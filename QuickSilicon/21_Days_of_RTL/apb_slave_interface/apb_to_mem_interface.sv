==> flow/design.v <==
module apb_to_mem_interface (
  input         wire        clk,
  input         wire        reset,
  input         wire        psel_i,
  input         wire        penable_i,
  input         wire[9:0]   paddr_i,
  input         wire        pwrite_i,
  input         wire[31:0]  pwdata_i,
  output        wire[31:0]  prdata_o,
  output        wire        pready_o
);
  logic[31:0] rdata;
  logic       ready;
  logic        req_i;
  logic        req_rnw_i;  
  logic[3:0]   req_addr_i;
  logic[31:0]  req_wdata_i;
  logic        req_ready_o;
  logic[31:0]  req_rdata_o;
  memory_interface MI (
    .clk              (clk),
    .reset            (reset),
    .req_i            (req_i),
    .req_rnw_i        (req_rnw_i),
    .req_addr_i       (req_addr_i),
    .req_wdata_i      (req_wdata_i),
    .req_ready_o      (req_ready_o),
    .req_rdata_o      (req_rdata_o)
  );
  typedef enum logic[1:0] {IDLE, ACCESS, ERR='X} state_t;
  state_t cs;
  state_t ns;
  always_ff @(posedge clk) begin
    cs <= ns;
  end
  always_comb begin
    ns = ERR;
    ready = 1'b0;
    rdata = 32'h00000000;
    req_i = 1'b0;
    req_rnw_i = 1'b0;
    req_addr_i = 4'h0;
    req_wdata_i = 32'h00000000;
    if (reset) begin
      ns = IDLE;
    end else begin
      case(cs)
        IDLE: begin
          if (psel_i) begin
            ns = ACCESS;
          end else begin
            ns = IDLE;
          end
        end
        ACCESS: begin
          if (psel_i & penable_i) begin
            if (pwrite_i) begin  
              req_i = 1'b1;
              req_rnw_i = 1'b0;
              req_addr_i = paddr_i[3:0];
              req_wdata_i = pwdata_i;
              if (req_ready_o) begin
                req_i = 1'b0;  
                ready = 1'b1;
                ns = IDLE;
              end else begin
                ns = ACCESS;
              end
            end else begin  
              req_i = 1'b1;
              req_rnw_i = 1'b1;
              req_addr_i = paddr_i[3:0];
              if (req_ready_o) begin
                req_i = 1'b0;  
                rdata = req_rdata_o;
                ready = 1'b1;
                ns = IDLE;
              end else begin
                ns = ACCESS;
              end
            end
          end else begin
            ns = ACCESS;
          end
        end
        default: ns = ERR;
      endcase
    end
  end
  assign prdata_o = rdata;
  assign pready_o = ready;
endmodule
module memory_interface (
  input       wire        clk,
  input       wire        reset,
  input       wire        req_i,
  input       wire        req_rnw_i,     
  input       wire[3:0]   req_addr_i,
  input       wire[31:0]  req_wdata_i,
  output      wire        req_ready_o,
  output      wire[31:0]  req_rdata_o
);
  logic ready;
  logic[31:0] rdata;
  logic [15:0][31:0] mem;
  logic write_enable;
  initial begin
    for (int i = 0; i < 16; i++) begin
      mem[i] = 32'h00000000;
    end
  end
  always_ff @(posedge clk) begin
    if (write_enable) begin
      mem[req_addr_i] <= req_wdata_i;
    end
  end
  typedef enum logic[1:0] {IDLE, SETUP, ACCESS, ERR='X} state_t;
  state_t cs;
  state_t ns;
  always_ff @(posedge clk) begin
    cs <= ns;
  end
  always_comb begin
    ns = ERR;
    ready = 1'b0;
    rdata = 32'h00000000;
    write_enable = 1'b0;
    if (reset) begin
      ns = IDLE;
    end else begin
      case(cs)
        IDLE: begin
          if (req_i) begin
            ns = SETUP;
          end else begin
            ns = IDLE;
          end
        end
        SETUP: begin  
          ns = ACCESS;
        end
        ACCESS: begin
          ready = 1'b1;
          if (req_rnw_i) begin
            rdata = mem[req_addr_i];
          end else begin
            write_enable = 1'b1;
          end
          if (req_i) begin
            ns = SETUP;
          end else begin
            ns = IDLE;
          end
        end
        default: ns = ERR;
      endcase
    end
  end
  assign req_ready_o = ready;
  assign req_rdata_o = rdata;
endmodule
# ---- Tool chain data of apb_to_mem_interface
# The steps from the RTL of apb_to_mem_interface to its reports follow in flow order.
# Lines are those of the file above, counted from 1.
# A cell with n/a has no value.
dict set report inputs {
  design {apb_to_mem_interface}
  clock {clk}
  lib {sky130hd}
  pvt_corner {tt_025C_1v80}
}

# ---- After elaboration
# Counts by Yosys on the flattened word-level netlist (proc, flatten, opt, wreduce; memories kept). Register bits leave out memories and registers merged into their read ports (data or address); mux counts leave out enables and synchronous resets folded into registers. Print and check cells are left out.
dict set report classes {
  n_addsub 1
  n_eq 3
  shift 3
  muxes 37
  bitwise 4
  reduce_and_logical 3
}
# operator count
set op_table {}
lappend op_table {{32-bit by 33-bit variable shift with 512-bit output} 1}
lappend op_table {{32-bit by 33-bit variable shift with 512-bit output (first input constant)} 1}
lappend op_table {{512-bit by 10-bit variable part select with 32-bit output} 1}
lappend op_table {{512-bit bitwise AND} 1}
lappend op_table {{512-bit OR} 1}
lappend op_table {{512-bit inverter} 1}
lappend op_table {{32-bit two-way mux} 11}
lappend op_table {{9-bit negator with 33-bit output} 1}
lappend op_table {{1-bit two-way mux} 21}
lappend op_table {{4-bit two-way mux} 3}
lappend op_table {{2-bit parallel mux with 2-bit select} 2}
lappend op_table {{2-bit by 1-bit == test with 1-bit output (second input constant)} 2}
lappend op_table {{2-bit logical NOT} 2}
lappend op_table {{2-bit == test (second input constant)} 1}
lappend op_table {{2-bit OR reduction} 1}
lappend op_table {{1-bit bitwise AND} 1}
dict set report bits {
  register_bits 516
  in_bits 47
  out_inout_bits 33
  elab_cells 54
}

# ---- Longest topological paths
# Longest topological path by Yosys (ltp), each cell counted once; first at word level (registers and memories cut), then after technology mapping (sequential cells cut; the memories' decode and read muxes count).
dict set report depth {
  word_depth 12
  abc_area 0
  mapped_depth 11
  mapped_depth_nobuf 7
}

# ---- Netlist
# Yosys stat after the flow's synthesis: flattened, memories mapped to cells. It holds for the ABC_AREA given above (unset counts as 0); a run with the other value may have another netlist.
dict set report synth_totals {
  stdcells 2273
  area_um2 26545.5
  seq_area_um2 15474.8
  ff_cells 517
  buf_cells 226
}
# cell count type_area_um2
set by_type {}
lappend by_type {sky130_fd_sc_hd__edfxtp_1 512 1.54E+04}
lappend by_type {sky130_fd_sc_hd__mux2i_1 192 1.92E+03}
lappend by_type {sky130_fd_sc_hd__o21ai_0 346 1.73E+03}
lappend by_type {sky130_fd_sc_hd__mux2_2 145 1.63E+03}
lappend by_type {sky130_fd_sc_hd__nand2_1 388 1.46E+03}
lappend by_type {sky130_fd_sc_hd__o22ai_1 96 600.576}
lappend by_type {sky130_fd_sc_hd__clkbuf_1 133 499.229}
lappend by_type {sky130_fd_sc_hd__buf_2 81 405.389}
lappend by_type {sky130_fd_sc_hd__o32a_1 32 320.307}
lappend by_type {sky130_fd_sc_hd__o2111ai_1 32 280.269}
lappend by_type {sky130_fd_sc_hd__o2bb2ai_1 31 271.51}
lappend by_type {sky130_fd_sc_hd__a22oi_1 33 247.738}
lappend by_type {sky130_fd_sc_hd__a211oi_1 32 240.23}
lappend by_type {sky130_fd_sc_hd__o21bai_1 32 240.23}
lappend by_type {sky130_fd_sc_hd__and2_1 34 212.704}
lappend by_type {sky130_fd_sc_hd__and3_1 34 212.704}
lappend by_type {sky130_fd_sc_hd__o21ai_1 38 190.182}
lappend by_type {sky130_fd_sc_hd__mux2_1 16 180.173}
# Not listed: further types 23, cells in them 66.
# The figures by module come from a second, unflattened synthesis with its own total; it is not the netlist above.
dict set report hier_totals {
  cells_unflattened 1703
  hier_area_um2 26261.4
}
# Each row is one instance without its submodules.
# mod n_inst n_cells mod_area_um2 mod_seq_area_um2
set modules {}
lappend modules {memory_interface 1 1577 25533.2 15434.8}
lappend modules {apb_to_mem_interface 1 126 728.2 40.0}

# ---- Path before layout
# OpenSTA on the mapped netlist: ideal clock, no wires. The path of least setup slack (recovery checks aside). Input and output delay are each 20% of the period. Register names are those of the netlist, which keeps one name where synthesis merged equal registers.
dict set report synth_timing {
  path_type {input -> register}
  startpoint {input port reset}
  endpoint {register MI.mem}
  clock_period_ns 55.6
  input_delay_ns 11.120
  setup_ns 2.023
  launch_ns 11.120
  arrival_time_ns 46.170
  t_required_ns 53.577
  path_slack_ns 7.406
  delay_ns 37.073
  path_stages 1
  n_path_buf 0
  period_less_setup_slack_ns 48.194
}
# "delay_ns" is the arrival time less input delay plus setup time.
# "path_stages": output pins that drive a net of the path, with the launching flip-flop's if there is one; two outputs of one cell count as two.
# "period_less_setup_slack_ns" is the clock period less the worst setup slack; recovery checks do not enter. This is arithmetic on one report: input and output delays are still those of the set period (20% each).
# Where an end lacks its bit number, it is one bit of the signal, or one of the new flip-flops if synthesis recoded a state register.
# The rows between start and end are the longest chain of elaborated cells between them; the timing report does not say that the signal goes this way. Where chains are equally long, one stands for them.
# Each line given opens the expression or statement behind the cell; cells for indexed reads and writes are added by Yosys, which also makes memories of some case tables.
# Only ways into the end's enable, where the timed path ends, are counted here.
dict set report synth_via {
  path_cell_list {sky130_fd_sc_hd__nor3_1}
  elab_chain_cells 4
  cone_cells 4
  lines_between 4
  cone_classes {4 x mux}
}
# element line
set synth_lines {}
lappend synth_lines {{start: declaration} 3} ;# input         wire        reset,
lappend synth_lines {{1-bit two-way mux} 44} ;# if (reset) begin
lappend synth_lines {{1-bit two-way mux} 144} ;# if (req_rnw_i) begin
lappend synth_lines {{1-bit two-way mux} 131} ;# case(cs)
lappend synth_lines {{1-bit two-way mux} 128} ;# if (reset) begin
lappend synth_lines {{end: assignment} 114} ;# mem[req_addr_i] <= req_wdata_i;
lappend synth_lines {{end: declaration} 105} ;# logic [15:0][31:0] mem;

# ---- Timing after layout
# From the final timing report of run 1: the path of least setup slack in the routed layout; clock arrival at registers is part of the times.
dict set report layout_timing {
  path_type {input -> output}
  startpoint {input port paddr_i[0]}
  endpoint {output port prdata_o[9]}
  clock_period_ns 53.4
  input_delay_ns 10.68
  out_delay_ns 10.68
  launch_ns 10.68
  arrival_time_ns 16.03
  t_required_ns 42.72
  path_slack_ns 26.69
  path_stages 10
  n_path_buf 6
}
# The rows between start and end are the longest chain of elaborated cells between them; the timing report does not say that the signal goes this way. Where chains are equally long, one stands for them.
dict set report layout_via {
  path_cell_list {sky130_fd_sc_hd__buf_8 -> sky130_fd_sc_hd__buf_4 -> sky130_fd_sc_hd__buf_4 -> sky130_fd_sc_hd__buf_4 -> sky130_fd_sc_hd__nor2_4 -> sky130_fd_sc_hd__buf_12 -> sky130_fd_sc_hd__o21bai_1 -> sky130_fd_sc_hd__o2111ai_1 -> sky130_fd_sc_hd__a22oi_1 -> sky130_fd_sc_hd__clkdlybuf4s50_1}
  elab_chain_cells 11
  cone_cells 11
  lines_between 8
  cone_classes {1 x shift; 10 x mux}
}
# element line
set layout_lines {}
lappend layout_lines {{start: declaration} 6} ;# input         wire[9:0]   paddr_i,
lappend layout_lines {{4-bit two-way mux} 56} ;# if (psel_i & penable_i) begin
lappend layout_lines {{4-bit two-way mux} 47} ;# case(cs)
lappend layout_lines {{4-bit two-way mux} 44} ;# if (reset) begin
lappend layout_lines {{512-bit by 10-bit variable part select with 32-bit output} 145} ;# rdata = mem[req_addr_i];
lappend layout_lines {{32-bit two-way mux} 144} ;# if (req_rnw_i) begin
lappend layout_lines {{32-bit two-way mux} 131} ;# case(cs)
lappend layout_lines {{32-bit two-way mux} 73} ;# if (req_ready_o) begin
lappend layout_lines {{32-bit two-way mux} 57} ;# if (pwrite_i) begin
lappend layout_lines {{32-bit two-way mux} 56}
lappend layout_lines {{32-bit two-way mux} 47}
lappend layout_lines {{32-bit two-way mux} 44}
lappend layout_lines {{end: declaration} 9} ;# output        wire[31:0]  prdata_o,

; Stored flow runs of apb_to_mem_interface (2 of them; Yosys, OpenROAD, sky130hd). They differ in their settings and are not a sequence. Constraints: input delay and output delay 20% of the set period each, output load 0.01 pF.
; "achieved_clock_period_ns" = clock period - worst setup slack. The figure is calculated, with input and output delays left at 20% of the set period.
; "worstPathTime_ns" is the time allowed to the run's worst setup path (the clock period less input and output delay, where it has them) less its slack. Clock arrival times count: a late capture clock shortens it, a late launch clock lengthens it.
; "final_power_uw" rests on the timing tool's default activity at the inputs, not on a simulated workload.

[run 1: settings]
period_ns = 53.4
CORE_UTILIZATION = 67
PLACE_DENSITY = 0.49
CORE_ASPECT_RATIO = 1.38
CORE_MARGIN = 10
TNS_END_PERCENT = 20
CAP_MARGIN = 10
MIN_ROUTING_LAYER = met2
SLEW_MARGIN = 20
[run 1: results]
total_negative_slack_ns = 0.000
design_die_area_um2 = 48084.6
finish.stdcell_area_um2 = 28870.2
worstPathTime_ns = 5.35
timing.worst_path_kind = input -> output
fin_ws_ns = 26.695
achieved_clock_period_ns = 26.705
synthArea_um2 = 26545.5
fin_hold_ws_ns = 0.444
util_frac = 0.738
final_power_uw = 817.4

[run 2: settings]
period_ns = 32.8
CORE_UTILIZATION = 42
SETUP_SLACK_MARGIN = -0.81
PLACE_DENSITY_LB_ADDON = 0.09
CORE_ASPECT_RATIO = 0.83
TNS_END_PERCENT = 10
ABC_AREA = 1
GPL_TIMING_DRIVEN = 0
GPL_ROUTABILITY_DRIVEN = 1
CAP_MARGIN = 5
CORE_MARGIN = 2
SLEW_MARGIN = 20
[run 2: results]
total_negative_slack_ns = 0.000
design_die_area_um2 = 73005.9
finish.stdcell_area_um2 = 34135.2
worstPathTime_ns = 4.42
timing.worst_path_kind = input -> output
fin_ws_ns = 15.257
achieved_clock_period_ns = 17.543
synthArea_um2 = 29757.3
fin_hold_ws_ns = 0.406
util_frac = 0.489
final_power_uw = 1436
