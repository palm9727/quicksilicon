==> flow/design.v <==
module fifo_flush (
  input   logic         clk,
  input   logic         reset,
  input   logic         fifo_wr_valid_i,
  input   logic [3:0]   fifo_wr_data_i,
  output  logic         fifo_data_avail_o,
  input   logic         fifo_rd_valid_i,
  output  logic [31:0]  fifo_rd_data_o,
  input   logic         fifo_flush_i,
  output  logic         fifo_flush_done_o,
  output  logic         fifo_empty_o,
  output  logic         fifo_full_o
);
  logic [2:0] wr_row_ptr_q;
  logic [2:0] nxt_wr_row_ptr;
  logic [2:0] wr_col_ptr_q;
  logic [2:0] nxt_wr_col_ptr;
  logic [2:0] flush_row_ptr_q;
  logic [2:0] nxt_flush_row_ptr;
  logic [2:0] flush_col_ptr_q;
  logic [2:0] nxt_flush_col_ptr;
  logic flush_entire_row;
  logic nxt_fifo_flush;
  logic fifo_flush_q;
  logic flush_ptr_en;
  logic fifo_flush_done;
  logic [2:0] rd_row_ptr_q;
  logic [2:0] nxt_rd_row_ptr;
  logic [31:0] fifo_data_q [3:0];
  logic [3:0] nxt_fifo_data;
  logic [7:0] fifo_wr_en;
  logic fifo_empty;
  logic fifo_full;
  logic [2:0] fifo_data_cntr_q;
  logic [2:0] nxt_fifo_data_cntr;
  logic inc_cntr;
  logic dec_cntr;
  logic fifo_data_avail;
  logic [31:0] fifo_rd_data;
  always_ff @(posedge clk or posedge reset) begin
    if (reset) begin
      wr_row_ptr_q <= 3'h0;
      wr_col_ptr_q <= 3'h0;
    end else if (fifo_wr_valid_i | flush_entire_row) begin
      wr_row_ptr_q <= nxt_wr_row_ptr;
      wr_col_ptr_q <= nxt_wr_col_ptr;
    end
  end
  assign nxt_wr_row_ptr = (fifo_wr_valid_i & (&wr_col_ptr_q)) | flush_entire_row ? wr_row_ptr_q + 3'h1 :
                          wr_row_ptr_q;
  assign nxt_wr_col_ptr = flush_entire_row ? 3'h0 : wr_col_ptr_q + 3'h1;
  always_ff @(posedge clk or posedge reset)
    if (reset)
      rd_row_ptr_q <= 3'h0;
    else if (fifo_rd_valid_i)
      rd_row_ptr_q <= nxt_rd_row_ptr;
  assign nxt_rd_row_ptr = rd_row_ptr_q + 3'h1;
  always_ff @(posedge clk or posedge reset) begin
    if (reset) begin
      flush_row_ptr_q <= 3'h0;
      flush_col_ptr_q <= 3'h0;
    end else if (flush_ptr_en) begin
      flush_row_ptr_q <= nxt_flush_row_ptr;
      flush_col_ptr_q <= nxt_flush_col_ptr;
    end
  end
  assign nxt_flush_row_ptr = flush_entire_row ? wr_row_ptr_q :
                                                wr_row_ptr_q - 3'h1;
  assign nxt_flush_col_ptr = (fifo_wr_valid_i & (~&wr_col_ptr_q)) ? wr_col_ptr_q + 3'h1:
                             (flush_entire_row)                   ? wr_col_ptr_q:
                                                                    3'h7;
  assign flush_ptr_en = fifo_flush_i & ~fifo_flush_q;
  always_ff @(posedge clk or posedge reset)
    if (reset)
      fifo_flush_q <= 1'b0;
    else
      fifo_flush_q <= nxt_fifo_flush;
  assign nxt_fifo_flush = fifo_flush_i & ~fifo_flush_done;
  assign flush_entire_row = (|wr_col_ptr_q | fifo_wr_valid_i) & flush_ptr_en;
  assign nxt_fifo_data = fifo_wr_data_i;
  for (genvar i = 0; i < 8; i++) begin
    assign fifo_wr_en[i] = fifo_wr_valid_i & (wr_col_ptr_q == i[2:0]);
  end
  for (genvar i = 0; i < 8; i++) begin
    always_ff @(posedge clk)
      if (fifo_wr_en[i])
        fifo_data_q[wr_row_ptr_q[1:0]][i*4+:4] <= nxt_fifo_data;
  end
  assign fifo_empty = (rd_row_ptr_q[2:0] == wr_row_ptr_q[2:0]) & 
                      (~|wr_col_ptr_q[2:0]);
  assign fifo_full = (rd_row_ptr_q[1:0] == wr_row_ptr_q[1:0]) &
                     (rd_row_ptr_q[2] != wr_row_ptr_q[2])     &
                     (~|wr_col_ptr_q[2:0]);
  always_ff @(posedge clk or posedge reset)
    if (reset)
      fifo_data_cntr_q <= 3'h0;
    else
      fifo_data_cntr_q <= nxt_fifo_data_cntr;
  assign inc_cntr = (&wr_col_ptr_q) & fifo_wr_valid_i;
  assign dec_cntr = (|fifo_data_cntr_q) & fifo_rd_valid_i;
  assign nxt_fifo_data_cntr = (inc_cntr & dec_cntr) ? fifo_data_cntr_q:
                              (inc_cntr)            ? fifo_data_cntr_q + 3'h1:
                              (dec_cntr)            ? fifo_data_cntr_q - 3'h1:
                                                      fifo_data_cntr_q;
  assign fifo_data_avail = (|fifo_data_cntr_q) | 
                           (fifo_flush_q & (~fifo_empty | ~fifo_flush_done));
  assign fifo_flush_done = (fifo_flush_q & fifo_rd_valid_i) &
                           (rd_row_ptr_q[2:0] == flush_row_ptr_q[2:0]);
  for (genvar i = 0; i < 8; i++) begin
    assign fifo_rd_data[i*4+:4] = fifo_flush_q ? 
                                  ((rd_row_ptr_q[2:0] == flush_row_ptr_q[2:0]) & (flush_col_ptr_q[2:0] <= i[2:0]) & ~(&flush_col_ptr_q)) ?
                                  4'hC :
                                  fifo_data_q[rd_row_ptr_q[1:0]][i*4+:4]:
                                  fifo_data_q[rd_row_ptr_q[1:0]][i*4+:4];
  end
  assign fifo_data_avail_o = fifo_data_avail;
  assign fifo_rd_data_o = fifo_rd_data;
  assign fifo_empty_o = fifo_empty;
  assign fifo_full_o = fifo_full;
  assign fifo_flush_done_o = fifo_flush_done;
endmodule
Tool chain data of fifo_flush
What the tools print for fifo_flush, step after step.
Lines are those of the file above, counted from 1.
{ "inputs": {"top_module": "fifo_flush", "clock": "clk", "cell_library": "sky130hd", "pvt_corner": "tt_025C_1v80"} }

Word-level counts
Counts by Yosys on the flattened word-level netlist (proc, flatten, opt, wreduce; memories kept). Register bits leave out memories and registers merged into their read ports (data or address). Print and check cells are left out. Cells with the same type and inputs are merged into one.
Memory sizes are those after Yosys's memory passes, which may raise the word count (mostly to a power of two), join words into wider ones and drop unused or constant bits.
{ "op_classes": {"addsub": 6, "n_cmp": 8, "equal": 11, "muxes": 38, "n_logic": 47, "n_reduce_logical": 10} }
{ "ops": {"columns": ["op", "n"], "rows": [
  ["32-bit two-way mux", 8],
  ["4-bit two-way mux", 16],
  ["1-bit bitwise AND", 37],
  ["3-bit two-way mux", 6],
  ["3-bit by 1-bit adder with 3-bit output with constant B", 4],
  ["3-bit less-or-equal comparator with constant B", 4],
  ["3-bit == test with constant B", 4],
  ["1-bit two-way mux", 8],
  ["3-bit by 1-bit subtractor with 3-bit output with constant B", 2],
  ["3-bit by 1-bit less-or-equal comparator with 1-bit output with constant B", 2],
  ["3-bit by 2-bit less-or-equal comparator with 1-bit output with constant B", 2],
  ["3-bit by 2-bit == test with 1-bit output with constant B", 2],
  ["3-bit == test", 2],
  ["3-bit AND reduction", 2],
  ["3-bit OR reduction", 2],
  ["1-bit OR", 5],
  ["1-bit NOT", 5],
  ["2-bit AND reduction", 2],
  ["3-bit by 1-bit == test with 1-bit output with constant B", 1],
  ["3-bit logical NOT", 1],
  ["1-bit logical NOT", 2],
  ["2-bit == test", 1],
  ["2-bit nonzero test", 1],
  ["1-bit != test", 1]
]} }
{ "bits": {"ff_bits": 19, "ram_bits": 128, "memories": 1, "out_inout_bits": 36, "wordCells": 128} }
{ "mem_list": {"columns": ["name", "words", "width", "rd", "wr", "line", "rtl"], "rows": [
  ["fifo_data_q", 4, 32, 1, 1, 29, "logic [31:0] fifo_data_q [3:0];"]
]} }

Logic depth
Depth = most cells in a row (Yosys ltp): at word level without a register or memory, in the mapped netlist without a sequential cell, where the memories' decode and read muxes count.
{ "logic_depth": {"word_depth": 7, "ABC_AREA": 0, "mapped_depth": 7} }

Mapped cells and area
Yosys stat after the flow's synthesis: flattened, memories mapped to cells. It holds for the ABC_AREA given above (unset counts as 0); a run with the other value may have another netlist.
{ "synth_totals": {"stdcells": 355, "synth_area_mm2": 0.0063186, "sequential_area_mm2": 0.0043191, "ffs": 147, "buffers": 15} }
{ "types": {"columns": ["type", "n", "type_area_um2"], "rows": [
  ["sky130_fd_sc_hd__edfxtp_1", 128, 3.84E+03],
  ["sky130_fd_sc_hd__mux4_2", 32, 720.691],
  ["sky130_fd_sc_hd__dfrtp_1", 19, 475.456],
  ["sky130_fd_sc_hd__and3_1", 24, 150.144],
  ["sky130_fd_sc_hd__ha_1", 11, 137.632],
  ["sky130_fd_sc_hd__nor2b_1", 20, 125.12],
  ["sky130_fd_sc_hd__or2_1", 15, 93.84],
  ["sky130_fd_sc_hd__xnor2_1", 10, 87.584],
  ["sky130_fd_sc_hd__and2_1", 12, 75.072],
  ["sky130_fd_sc_hd__nand2_1", 12, 45.043],
  ["sky130_fd_sc_hd__xnor2_2", 2, 32.531],
  ["sky130_fd_sc_hd__buf_8", 2, 30.029],
  ["sky130_fd_sc_hd__inv_1", 7, 26.275],
  ["sky130_fd_sc_hd__xor2_1", 3, 26.275],
  ["sky130_fd_sc_hd__buf_2", 5, 25.024],
  ["sky130_fd_sc_hd__buf_6", 2, 22.522],
  ["sky130_fd_sc_hd__nor2_1", 6, 22.522],
  ["sky130_fd_sc_hd__o31ai_1", 3, 22.522]
]} }
Other cell types: 29; their cells: 42.

Worst setup path after synthesis
OpenSTA on the mapped netlist: ideal clock, no wires. The path of least setup slack (recovery checks aside). Input and output delay are each 20% of the period. Register names are those of the netlist, which keeps one name where synthesis merged equal registers.
{ "synth_path": {"path_type": "register to register", "from": "register wr_col_ptr_q[0]", "to": "register fifo_data_cntr_q[2]", "clock_period_ps": 1790, "setup_ps": 80, "t_first_pin_ps": 0, "t_arrival_ps": 1799, "required_time_ps": 1710, "setup_slack_ps": -89, "delay_ps": 1879, "driving_pins": 8, "synth_period_reached_ps": 1879} }
"delay_ps" = arrival - input delay + setup time.
"driving_pins": output pins that drive a net of the path, with the launching flip-flop's if there is one; two outputs of one cell count as two.
"synth_period_reached_ps" is the clock period less the worst setup slack; recovery checks do not enter. This is arithmetic on one report: input and output delays are still those of the set period (20% each).
Between the ends stands the longest chain of elaborated cells between them, by number of cells; it is not shown to be the way that was timed. Of several equally long chains one is given.
A line is the first line of the expression or statement that the cell stems from. Yosys adds cells for indexed reads and writes and turns some case tables into memories.
{ "synth_via": {"path_cell_list": "sky130_fd_sc_hd__dfrtp_1 sky130_fd_sc_hd__ha_1 sky130_fd_sc_hd__ha_1 sky130_fd_sc_hd__nand2_1 sky130_fd_sc_hd__fa_1 sky130_fd_sc_hd__and3_1 sky130_fd_sc_hd__mux2i_1 sky130_fd_sc_hd__xnor2_1", "elab_chain_cells": 5} }
{ "synth_rtl": {"columns": ["element", "line", "rtl"], "rows": [
  ["start: declaration", 16, "logic [2:0] wr_col_ptr_q;"],
  ["start: assignment", 43, "wr_col_ptr_q <= 3'h0;"],
  ["start: assignment", 46, "wr_col_ptr_q <= nxt_wr_col_ptr;"],
  ["3-bit AND reduction", 99, "assign inc_cntr = (&wr_col_ptr_q) & fifo_wr_valid_i;"],
  ["1-bit bitwise AND", 99, null],
  ["1-bit bitwise AND", 101, "assign nxt_fifo_data_cntr = (inc_cntr & dec_cntr) ? fifo_data_cntr_q:"],
  ["1-bit NOT", null, null],
  ["2-bit AND reduction", null, null],
  ["end: assignment", 96, "fifo_data_cntr_q <= 3'h0;"],
  ["end: assignment", 98, "fifo_data_cntr_q <= nxt_fifo_data_cntr;"],
  ["end: declaration", 34, "logic [2:0] fifo_data_cntr_q;"]
]} }

Path in the finished layout
From the final timing report of stored run 1: the path of least setup slack in the routed layout; clock arrival at registers is part of the times.
The report prints the path's times to 10 ps; the period is as set.
{ "layout_path": {"path_type": "register to output", "from": "register rd_row_ptr_q[0]", "to": "output fifo_rd_data_o[1]", "clock_period_ps": 1870, "out_delay_ps": 370, "t_first_pin_ps": 410, "t_arrival_ps": 2090, "required_time_ps": 1500, "setup_slack_ps": -590, "driving_pins": 9} }
Between the ends stands the longest chain of elaborated cells between them, by number of cells; it is not shown to be the way that was timed. Of several equally long chains one is given.
{ "layout_via": {"path_cell_list": "sky130_fd_sc_hd__dfrtp_2 sky130_fd_sc_hd__buf_12 sky130_fd_sc_hd__xnor2_4 sky130_fd_sc_hd__nand4_4 sky130_fd_sc_hd__buf_6 sky130_fd_sc_hd__nor4_4 sky130_fd_sc_hd__buf_4 sky130_fd_sc_hd__nor2b_1 sky130_fd_sc_hd__buf_2", "elab_chain_cells": 5} }
{ "layout_rtl": {"columns": ["element", "line", "rtl"], "rows": [
  ["start: declaration", 27, "logic [2:0] rd_row_ptr_q;"],
  ["start: assignment", 54, "rd_row_ptr_q <= 3'h0;"],
  ["start: assignment", 56, "rd_row_ptr_q <= nxt_rd_row_ptr;"],
  ["3-bit == test", 111, "((rd_row_ptr_q[2:0] == flush_row_ptr_q[2:0]) & (flush_col_ptr_q[2:0] <= i[2:0]) & ~(&flush_col_ptr_q)) ?"],
  ["1-bit bitwise AND x2", 111, null],
  ["4-bit two-way mux", 111, null],
  ["4-bit two-way mux", 110, "assign fifo_rd_data[i*4+:4] = fifo_flush_q ?"],
  ["end: declaration", 8, "output  logic [31:0]  fifo_rd_data_o,"]
]} }

Ticket comment

Below are 2 stored runs of the flow (Yosys, OpenROAD; platform sky130hd) on fifo_flush, each with its settings and what was measured, unordered. Constraints: input delay and output delay 20% of the set period each, output load 0.01 pF.
"timing.achieved_period_ps" is the run's clock period less its worst setup slack. It is reckoned from that one timing run; input and output delays stay at 20% of the period that was set.
"worst_setup_path_time_ps" is the time allowed to the run's worst setup path (the clock period less input and output delay, where it has them) less its slack. Clock arrival times count: a late capture clock shortens it, a late launch clock lengthens it.
"final_power_mw": no workload was simulated; the value follows from the tool's default switching activity.
"worst_setup_path_time_ps" is given in steps of 10 ps.
[
  {
    "run": "stored run 1",
    "settings": { "period_ns": 1.87, "CORE_UTILIZATION": 55, "PLACE_DENSITY_LB_ADDON": 0.11, "CORE_MARGIN": 7, "CELL_PAD_IN_SITES_DETAIL_PLACEMENT": 0, "GPL_TIMING_DRIVEN": 1, "CTS_CLUSTER_DIAMETER": 278, "CAP_MARGIN": 40, "MIN_ROUTING_LAYER": "met1", "MAX_ROUTING_LAYER": "met5", "SLEW_MARGIN": 20 },
    "results": { "synthesis_area_mm2": 0.0063186, "worstSetupSlack_ps": -592, "worst_setup_path_time_ps": 2090, "worstPathKind": "register to output", "post_route_stdcell_area_mm2": 0.0082479, "final_power_mw": 13.202, "timing.achieved_period_ps": 2462, "die_footprint_mm2": 0.0146858, "final_util_pct": 74.8 }
  },
  {
    "run": "stored run 2",
    "settings": { "period_ns": 1.7, "CORE_UTILIZATION": 16, "SETUP_SLACK_MARGIN": 0.17, "PLACE_DENSITY_LB_ADDON": 0.28, "CORE_MARGIN": 2, "CELL_PAD_IN_SITES_DETAIL_PLACEMENT": 2, "TNS_END_PERCENT": 90, "ABC_AREA": 0, "SLEW_MARGIN": 35, "MIN_ROUTING_LAYER": "met1", "MAX_ROUTING_LAYER": "met4", "CAP_MARGIN": 20 },
    "results": { "timing.achieved_period_ps": 2529, "worst_setup_path_time_ps": 2190, "worstPathKind": "register to output", "die_footprint_mm2": 0.0410974, "final_power_mw": 17.700, "worstSetupSlack_ps": -829, "post_route_stdcell_area_mm2": 0.0099933, "synthesis_area_mm2": 0.0063186, "final_util_pct": 25.7 }
  }
]
